==> flow/design.v <==
module tttg(
     input clk,  
     input reset,  
     input play1,  
     input play2,  
     input [3:0] button,
     output wire [1:0] pos1,pos2,pos3,
     pos4,
     output wire[1:0]who, present_state 
     );
	 reg [3:0] PL_en2; 
	 reg [3:0] PL_en1;  
	 wire illegal_move;  
	 wire win;  
	 wire player_play2;  
	 wire player_play1;  
	 wire no_space;  
	 wire [1:0] next_state ;
	 position_registers position_reg_unit(
	      clk,  
	      reset,  
	      illegal_move,  
	      PL_en2[3:0],  
	      PL_en1[3:0],  
	      pos1,pos2,pos3,pos4 
	      );
	 winner_detector win_detect_unit(pos1,pos2,pos3,pos4,win, who);
	 always @ (posedge clk ) begin
		 PL_en2 <= (player_play2==1'b1) ?button: 4'b0;
		 PL_en1 <= (player_play1==1'b1) ?button: 4'b0;
	 end
	 illegal_move_detector imd_unit(
	   pos1,pos2,pos3,pos4, 
	   PL_en2[3:0], PL_en1[3:0], 
	   illegal_move
	   );
	nospace_detector nsd_unit(
	   pos1,pos2,pos3,pos4,
	   no_space
	    ); 
	currentstate cs (clk, next_state, present_state, reset);
	output_controller oc (present_state,player_play2, player_play1  );
	state_controller sc (play1,play2, illegal_move, no_space, win,present_state,next_state);
     endmodule
module position_registers(
      input clk,  
      input reset,  
      input illegal_move,  
      input [3:0] PL_en2,  
      input [3:0] PL_en1,  
      output reg[1:0] pos1,pos2,pos3,pos4 
      );
		always @(posedge clk or posedge reset)
			begin
				if(reset) 
					pos1 <= 2'b00;
				else begin
					if(illegal_move==1'b1)
						pos1 <= pos1; 
					else if(PL_en2[0]==1'b1)
						pos1 <= 2'b10;  
					else if (PL_en1[0]==1'b1)
						pos1 <= 2'b01; 
					else 
						pos1 <= pos1; 
				end 
			end 
		always @(posedge clk or posedge reset)
			begin
				if(reset) 
					pos2 <= 2'b00;
				else begin
					if(illegal_move==1'b1)
						pos2 <= pos2; 
					else if(PL_en2[1]==1'b1)
						pos2 <= 2'b10;  
					else if (PL_en1[1]==1'b1)
						pos2 <= 2'b01; 
					else 
						pos2 <= pos2; 
				end 
			end 
		always @(posedge clk or posedge reset)
			begin
			if(reset) 
				pos3 <= 2'b00;
			else begin
				if(illegal_move==1'b1)
					pos3 <= pos3; 
				else if(PL_en2[2]==1'b1)
					pos3 <= 2'b10;  
				else if (PL_en1[2]==1'b1)
					pos3 <= 2'b01; 
				else 
					pos3 <= pos3; 
				end 
			end  
		always @(posedge clk or posedge reset)
			begin
				if(reset) 
					pos4 <= 2'b00;
				else begin
					if(illegal_move==1'b1)
						pos4 <= pos4; 
					else if(PL_en2[3]==1'b1)
						pos4 <= 2'b10;  
					else if (PL_en1[3]==1'b1)
						pos4 <= 2'b01; 
					else 
						pos4 <= pos4; 
					end 
			end 
		endmodule 
module state_controller(
	input play1,play2, illegal_move, no_space, win,
	input [1:0] present_state,
	output reg [1:0] next_state
	);
	parameter IDLE=2'b00;
	parameter PLAYER1=2'b01;
	parameter PLAYER2=2'b10;
	parameter GAME_DONE=2'b11;
	always @(*) begin
		case(present_state)
			IDLE: begin
			if(no_space == 1 || win == 1 ) next_state <= GAME_DONE;
			else if (illegal_move == 1) next_state <= present_state;
			else if (play2 ==1 && play1 ==0) next_state <= PLAYER2;
			else if (play2 ==0 && play1 ==1) next_state <= PLAYER1;
			else next_state <= present_state;
			end	
			PLAYER1: begin
			if(no_space == 1 || win == 1 ) next_state <= GAME_DONE;
			else if (illegal_move == 1) next_state <= present_state;
			else if (play2 ==1 && play1 ==0) next_state <= PLAYER2;
			else if (play2 ==0 && play1 ==1) next_state <= PLAYER1;
			else next_state <= present_state;
			end	
			PLAYER2: begin
			if(no_space == 1 || win == 1 ) next_state <= GAME_DONE;
			else if (illegal_move == 1) next_state <= present_state;
			else if (play2 ==1 && play1 ==0) next_state <= PLAYER2;
			else if (play2 ==0 && play1 ==1) next_state <= PLAYER1;
			else next_state <= present_state;
			end	
			GAME_DONE: begin
			next_state <= present_state;
			end
		endcase
	end
	endmodule
module currentstate(clk, nextstate, presentstate, reset);
	input clk, reset;
	input [1:0] nextstate;
	output [1:0] presentstate;
	reg we;
	initial begin
	we =1;
	end
	reg1bit tow(we, presentstate[1], nextstate[1], clk, reset);
	reg1bit one(we, presentstate[0], nextstate[0], clk, reset);
	endmodule
module dflipflop(d, clk, reset, q );
	input clk, reset,d ;
	output q;
	reg q;
	initial begin q <=0;
	end
	always @(posedge clk or posedge reset)begin
		if(reset ==1'b1)
			q <= 0;
		else
			q = d;
	end
	endmodule
module reg1bit(writeEn, outbit, inbit, clk, reset);
	input writeEn, inbit, clk, reset;
	output outbit;
	wire in1, in2;
	and  and1(in1, writeEn, inbit);
	and and2(in2, ~writeEn, outbit);
	or  or1(d, in1, in2);
	dflipflop dff1(.d(d),.clk(clk),.reset(reset),.q(outbit));
	endmodule
module output_controller(
	input [1:0] present_state,	
     	output reg player_play2,  
     	player_play1  
	);
	parameter IDLE=2'b00;
	parameter PLAYER1=2'b01;
	parameter PLAYER2=2'b10;
	parameter GAME_DONE=2'b11;
	always @(present_state) begin
		case(present_state) 
			IDLE: begin
				player_play2 <= 0;
				player_play1 <= 0;
			end
			PLAYER1: begin
				player_play2 <= 0;
				player_play1 <= 1;
			end
			PLAYER2: begin
				player_play2 <= 1;
				player_play1 <= 0;
			end
			GAME_DONE: begin
				player_play2 <= 0;
				player_play1 <= 0;
			end
		endcase
	end
	endmodule
module nospace_detector(
   input [1:0] pos1,pos2,pos3,pos4,
   output wire no_space
    );
	wire temp1,temp2,temp3,temp4;
	assign temp1 = pos1[1] | pos1[0];
	assign temp2 = pos2[1] | pos2[0];
	assign temp3 = pos3[1] | pos3[0];
	assign temp4 = pos4[1] | pos4[0];
	assign no_space =(((temp1 & temp2) & temp3) & temp4);
	endmodule 
module illegal_move_detector(
	input [1:0] pos1,pos2,pos3,pos4, 
	input [3:0] PL_en2, PL_en1, 
	output wire illegal_move
	);
	wire temp1,temp2,temp3,temp4;
	wire temp11,temp12,temp13,temp14;
	wire temp21,temp22;
	assign temp1 = (pos1[1] | pos1[0]) & PL_en1[0];
	assign temp2 = (pos2[1] | pos2[0]) & PL_en1[1];
	assign temp3 = (pos3[1] | pos3[0]) & PL_en1[2];
	assign temp4 = (pos4[1] | pos4[0]) & PL_en1[3];
	assign temp11 = (pos1[1] | pos1[0]) & PL_en2[0];
	assign temp12 = (pos2[1] | pos2[0]) & PL_en2[1];
	assign temp13 = (pos3[1] | pos3[0]) & PL_en2[2];
	assign temp14 = (pos4[1] | pos4[0]) & PL_en2[3];
	assign temp21 =(((temp1 | temp2) | temp3) | temp4) ;
	assign temp22 =(((temp11 | temp12) | temp13) | temp14) ;
	assign illegal_move = temp21 | temp22 ;
	endmodule 
module winner_detector(input [1:0] pos1,pos2,pos3,pos4, output wire winner, output wire [1:0]who);
	wire win1,win2,win3,win4,win5,win6;
	wire [1:0] who1,who2,who3,who4,who5,who6;
	winner_detect_2 u1(pos1,pos2,win1,who1); 
	winner_detect_2 u2(pos3,pos4,win2,who2); 
	winner_detect_2 u3(pos1,pos3,win3,who3); 
	winner_detect_2 u4(pos2,pos4,win4,who4); 
	winner_detect_2 u5(pos1,pos4,win5,who5); 
	winner_detect_2 u6(pos3,pos2,win6,who6); 
	assign winner = (((((win1 | win2) | win3) | win4) | win5) | win6) ;
	assign who = (((((who1 | who2) | who3) | who4) | who5) | who6) ;
	endmodule
module winner_detect_2(input [1:0] pos0,pos1, output wire winner, output wire [1:0]who);
	wire [1:0] temp0;
	wire temp3;
	assign temp0[1] = !(pos0[1]^pos1[1]);
	assign temp0[0] = !(pos0[0]^pos1[0]);
	assign temp3 = pos0[1] | pos0[0];
	assign winner = temp3 & temp0[1] & temp0[0];
	assign who[1] = winner & pos0[1];
	assign who[0] = winner & pos0[0];
	endmodule
* Tool chain data of tttg
The steps from the RTL of tttg to its reports follow in flow order.
Lines are those of the file above, counted from 1.
Operators carry their Yosys type and port widths (W data, S select, Z words).
Library cell names are shortened.
The mark -- stands for no value.
- Top :: tttg
- Clock port :: clk
- Cell library :: sky130hd
- Timing corner :: tt_025C_1v80

* Word level
Counts by Yosys on the flattened word-level netlist (proc, flatten, opt, wreduce; memories kept). Register bits leave out memories and registers merged into their read ports (data or address). Print and check cells are left out. Cells with the same type and inputs are merged into one.
- Input port bits :: 8
- Bits in registers :: 18
- Output and inout bits :: 12
- Word-level cells :: 128
- Mux-type cells :: 15
- Bitwise gates (word level) :: 72
- Equality and inequality tests :: 5
- Reductions and logical operators :: 28
** Operators by type and width (number)
- $and A1 B1 Y1 :: 35
- $mux W2 :: 13
- $or A1 B1 Y1 :: 16
- $xor A1 B1 Y1 :: 12
- $logic_not A1 Y1 :: 12
- $or A2 B2 Y2 :: 5
- $reduce_or A3 Y1 :: 3
- $reduce_and A2 Y1 :: 4
- $reduce_bool A2 Y1 :: 4
- $not A1 Y1 :: 4
- $eq A2 B2 Y1 const B :: 2
- $ne A4 B1 Y1 const B :: 1
- $pmux W1 S2 :: 2
- $ne A3 B2 Y1 const B :: 1
- $reduce_and A3 Y1 :: 1
- $logic_and A1 B1 Y1 :: 2
- $eq A2 B1 Y1 const B :: 1
- $logic_not A2 Y1 :: 1
- $logic_or A1 B1 Y1 :: 1

* Depth
Yosys ltp: most cells in a row. Word level: on the elaborated netlist, between registers, memories and ports. Mapped: between sequential cells and ports; inverters and the memories' decode and read muxes count.
- Word-level depth :: 12
- ABC_AREA :: 0
- Mapped depth :: 6
- Depth with buffers taken out :: 4

* Netlist
Source: synth_stat.txt of the flow (Yosys; design flattened, memories mapped). It holds for the ABC_AREA given above (unset counts as 0); a run with the other value may have another netlist.
Totals and module areas in this step are rounded.
** Cell types
- dfrtp_1 :: number 10, total area 250.24 um^2
- dfxtp_1 :: number 8, total area 160.154 um^2
- xnor2_1 :: number 8, total area 70.067 um^2
- buf_6 :: number 6, total area 67.565 um^2
- and2_1 :: number 10, total area 62.56 um^2
- o22ai_4 :: number 2, total area 40.038 um^2
- buf_4 :: number 5, total area 37.536 um^2
- a21oi_2 :: number 4, total area 35.034 um^2
- inv_1 :: number 6, total area 22.522 um^2
- nand2_1 :: number 6, total area 22.522 um^2
- a221o_1 :: number 2, total area 20.019 um^2
- o22ai_1 :: number 3, total area 18.768 um^2
- a22o_1 :: number 2, total area 17.517 um^2
- o2111ai_1 :: number 2, total area 17.517 um^2
- a21o_1 :: number 2, total area 15.014 um^2
- nor3b_1 :: number 2, total area 15.014 um^2
- o211ai_1 :: number 2, total area 15.014 um^2
- o221ai_2 :: number 1, total area 15.014 um^2
Not listed: further types 16, cells in them 21.
- Sequential area :: 0.00041 mm^2
- Flip-flops :: 18
- Chip area (Yosys) :: 0.00106 mm^2
- Cell count :: 102
- Buffers :: 11
The figures by module come from a second, unflattened synthesis with its own total; it is not the netlist above.
- Cells (unflattened synthesis) :: 120
- Area total of the unflattened synthesis :: 0.001 mm^2
Rows give one instance, submodules left out.
** By module
- position_registers :: times used 1, sequential area 0.0002 mm^2, cells 26, area 0.000313 mm^2
- winner_detect_2 :: times used 6, sequential area 0 mm^2, cells 7, area 0.0000375 mm^2
- tttg :: times used 1, sequential area 0.00016 mm^2, cells 16, area 0.00021 mm^2
- state_controller :: times used 1, sequential area 0 mm^2, cells 10, area 0.0000613 mm^2
- dflipflop :: times used 2, sequential area 0.000025 mm^2, cells 2, area 0.0000288 mm^2
- winner_detector :: times used 1, sequential area 0 mm^2, cells 9, area 0.0000413 mm^2
- illegal_move_detector :: times used 1, sequential area 0 mm^2, cells 5, area 0.0000313 mm^2
- reg1bit :: times used 2, sequential area 0 mm^2, cells 1, area 0.000015 mm^2
- nospace_detector :: times used 1, sequential area 0 mm^2, cells 3, area 0.0000163 mm^2
- output_controller :: times used 1, sequential area 0 mm^2, cells 2, area 0.000015 mm^2
- currentstate :: times used 1, sequential area 0 mm^2, cells 1, area 0.0000038 mm^2

* Path before layout
Source: OpenSTA report_checks on the synthesized netlist (no wires, ideal clock, input and output delay 20% of the period each), path of least setup slack; recovery checks are left aside. Register names are those of the netlist, which keeps one name where synthesis merged equal registers.
- Path type :: flip-flop to output port
- From :: register position_reg_unit.pos3[0]
- To :: output port who[1]
- Launch time at the first pin :: 0.000 ns
- Delay of the path :: 1.260 ns
- Data required time :: 1.264 ns
- Period :: 1.58 ns
- Data arrival time :: 1.260 ns
- Stages on the path :: 6
- Setup slack :: 0.004 ns
- Output delay :: 0.316 ns
- Path buffers :: 1
- Period reached after synthesis :: 1.576 ns
"delay of the path" is the arrival time less input delay plus setup time.
At an output port there is no setup time.
"stages on the path" counts driving pins, that of a launching flip-flop among them; a cell with two outputs on the path counts twice.
"period reached after synthesis" = period - worst setup slack (recovery checks aside). The figure is calculated, with input and output delays left at 20% of the set period.
Between the ends stands the longest chain of elaborated cells between them, by number of cells; it is not shown to be the way that was timed. Of several equally long chains one is given.
A line is the first line of the expression or statement that the cell stems from. Yosys adds cells for indexed reads and writes and turns some case tables into memories.
At most two assigning lines are given for a register; there are more.
- Path through :: dfrtp_1 buf_4 xnor2_1 a22o_1 o21ai_0 o211ai_1
- Cells in the longest elaborated chain :: 9
- Elaborated cells on any way between the ends :: 20
- Classes of those cells :: logic (17); reduce/logical (3)
** RTL lines, path post-synthesis
- start, declared :: line 51 : output reg[1:0] pos1,pos2,pos3,pos4
- start, assigned :: line 89 : pos3 <= pos3;
- start, assigned :: line 95 : pos3 <= pos3;
- $or A1 B1 Y1 :: line 263 : assign temp3 = pos0[1] | pos0[0];
- $and A1 B1 Y1 x2 :: line 264 : assign winner = temp3 & temp0[1] & temp0[0];
- $and A1 B1 Y1 :: line 265 : assign who[1] = winner & pos0[1];
- $or A2 B2 Y2 x5 :: line 256 : assign who = (((((who1 | who2) | who3) | who4) | who5) | who6) ;
- end, declared :: line 9 : output wire[1:0]who, present_state

* Timing after layout
From the final timing report of flow run A: the path of least setup slack in the routed layout; clock arrival at registers is part of the times.
- Path type :: flip-flop to output port
- From :: register position_reg_unit.pos3[1]
- To :: output port who[0]
- Data arrival time :: 1.71 ns
- Data required time :: 2.54 ns
- Period :: 3.17 ns
- Path buffers :: 1
- Launch time at the first pin :: 0.30 ns
- Output delay :: 0.63 ns
- Stages on the path :: 6
- Setup slack :: 0.82 ns
Between the ends stands the longest chain of elaborated cells between them, by number of cells; it is not shown to be the way that was timed. Of several equally long chains one is given.
At most two assigning lines are given for a register; there are more.
- Path through :: dfrtp_2 xnor2_1 a22o_1 a32oi_2 nand2_1 dlygate4sd2_1
- Cells in the longest elaborated chain :: 10
- Elaborated cells on any way between the ends :: 21
- Classes of those cells :: logic (18); reduce/logical (3)
** RTL lines, path post-layout
- start, declared :: line 51 : output reg[1:0] pos1,pos2,pos3,pos4
- start, assigned :: line 89 : pos3 <= pos3;
- start, assigned :: line 95 : pos3 <= pos3;
- $xor A1 B1 Y1 :: line 261 : assign temp0[1] = !(pos0[1]^pos1[1]);
- $logic_not A1 Y1 :: line 261
- $and A1 B1 Y1 x2 :: line 264 : assign winner = temp3 & temp0[1] & temp0[0];
- $and A1 B1 Y1 :: line 266 : assign who[0] = winner & pos0[0];
- $or A2 B2 Y2 x5 :: line 256 : assign who = (((((who1 | who2) | who3) | who4) | who5) | who6) ;
- end, declared :: line 9 : output wire[1:0]who, present_state

==> runs of tttg <==
Stored flow runs of tttg (2 of them; Yosys, OpenROAD, sky130hd). They differ in their settings and are not a sequence. Constraints: input delay and output delay 20% of the set period each, output load 0.01 pF.
"period reached" is the run's clock period less its worst setup slack. It is reckoned from that one timing run; input and output delays stay at 20% of the period that was set.
"time of the worst setup path": the worst setup path's part of the clock period (all of it between registers, 20% less for each end at a port) less its slack. A launch clock that arrives late makes it longer, a capture clock that arrives late makes it shorter.
"power consumption": no workload was simulated; the value follows from the tool's default switching activity.
The measured numbers are rounded.

* Flow run A
** Files
==> flow/run.sh <==
#!/bin/bash
# the make line also repeats the synthesis and layout settings of config.mk as NAME=value (left out here)
make -C /OpenROAD-flow-scripts/flow DESIGN_CONFIG=/design/flow/config.mk WORK_HOME=/design/flow/orfs CLKGATE_MAP_FILE= finish
==> flow/config.mk <==
export PLATFORM = sky130hd
export DESIGN_NAME = tttg
export DESIGN_NICKNAME = tttg
export VERILOG_FILES = /design/flow/design.v
export SDC_FILE = /design/flow/constraint.sdc
export NUM_CORES = 4
export LEC_CHECK = 0
export CAP_MARGIN = 5
export CORE_ASPECT_RATIO = 1.18
export CORE_MARGIN = 2
export CORE_UTILIZATION = 53
export GPL_ROUTABILITY_DRIVEN = 1
export MIN_ROUTING_LAYER = met1
export PLACE_DENSITY_LB_ADDON = 0.01
export SETUP_SLACK_MARGIN = 0.84
export SLEW_MARGIN = 20
export TNS_END_PERCENT = 80
==> flow/constraint.sdc <==
create_clock -name core_clock -period 3.17 [get_ports {clk}]
set_input_delay 0.6340 -clock core_clock [delete_from_list [all_inputs] [get_ports {clk}]]
set_output_delay 0.6340 -clock core_clock [all_outputs]
set_load 0.01 [all_outputs]
** Results
- Power consumption :: 0.381 mW
- Worst setup slack after layout :: 0.823 ns
- Time of the worst setup path :: 1.71 ns
- Worst path kind :: flip-flop to output port
- Period reached :: 2.347 ns
- Worst hold slack in the final report :: 0.474 ns
- Final utilization :: 73.6%
- Mapped cell area after synthesis :: 0.00106 mm^2
- Setup total negative slack :: 0.000 ns
- Die outline area :: 0.00237 mm^2

* Flow run B
** Files
==> flow/run.sh <==
#!/bin/bash
# the make line also repeats the synthesis and layout settings of config.mk as NAME=value (left out here)
make -C /OpenROAD-flow-scripts/flow DESIGN_CONFIG=/design/flow/config.mk WORK_HOME=/design/flow/orfs CLKGATE_MAP_FILE= finish
==> flow/config.mk <==
export PLATFORM = sky130hd
export DESIGN_NAME = tttg
export DESIGN_NICKNAME = tttg
export VERILOG_FILES = /design/flow/design.v
export SDC_FILE = /design/flow/constraint.sdc
export NUM_CORES = 4
export LEC_CHECK = 0
export CAP_MARGIN = 20
export CORE_MARGIN = 4
export CORE_UTILIZATION = 48
export GPL_ROUTABILITY_DRIVEN = 1
export GPL_TIMING_DRIVEN = 0
export HOLD_SLACK_MARGIN = 0.09
export MAX_ROUTING_LAYER = met4
export MIN_ROUTING_LAYER = met2
export PLACE_DENSITY_LB_ADDON = 0.29
export SETUP_SLACK_MARGIN = 0.29
export SLEW_MARGIN = 0
export TNS_END_PERCENT = 35
==> flow/constraint.sdc <==
create_clock -name core_clock -period 3.03 [get_ports {clk}]
set_input_delay 0.6060 -clock core_clock [delete_from_list [all_inputs] [get_ports {clk}]]
set_output_delay 0.6060 -clock core_clock [all_outputs]
set_load 0.01 [all_outputs]
** Results
- Time of the worst setup path :: 2.08 ns
- Worst path kind :: flip-flop to output port
- Power consumption :: 0.374 mW
- Mapped cell area after synthesis :: 0.00106 mm^2
- Period reached :: 2.686 ns
- Die outline area :: 0.00301 mm^2
- Final utilization :: 65.8%
- Setup total negative slack :: 0.000 ns
- Worst setup slack after layout :: 0.344 ns
- Worst hold slack in the final report :: 0.473 ns
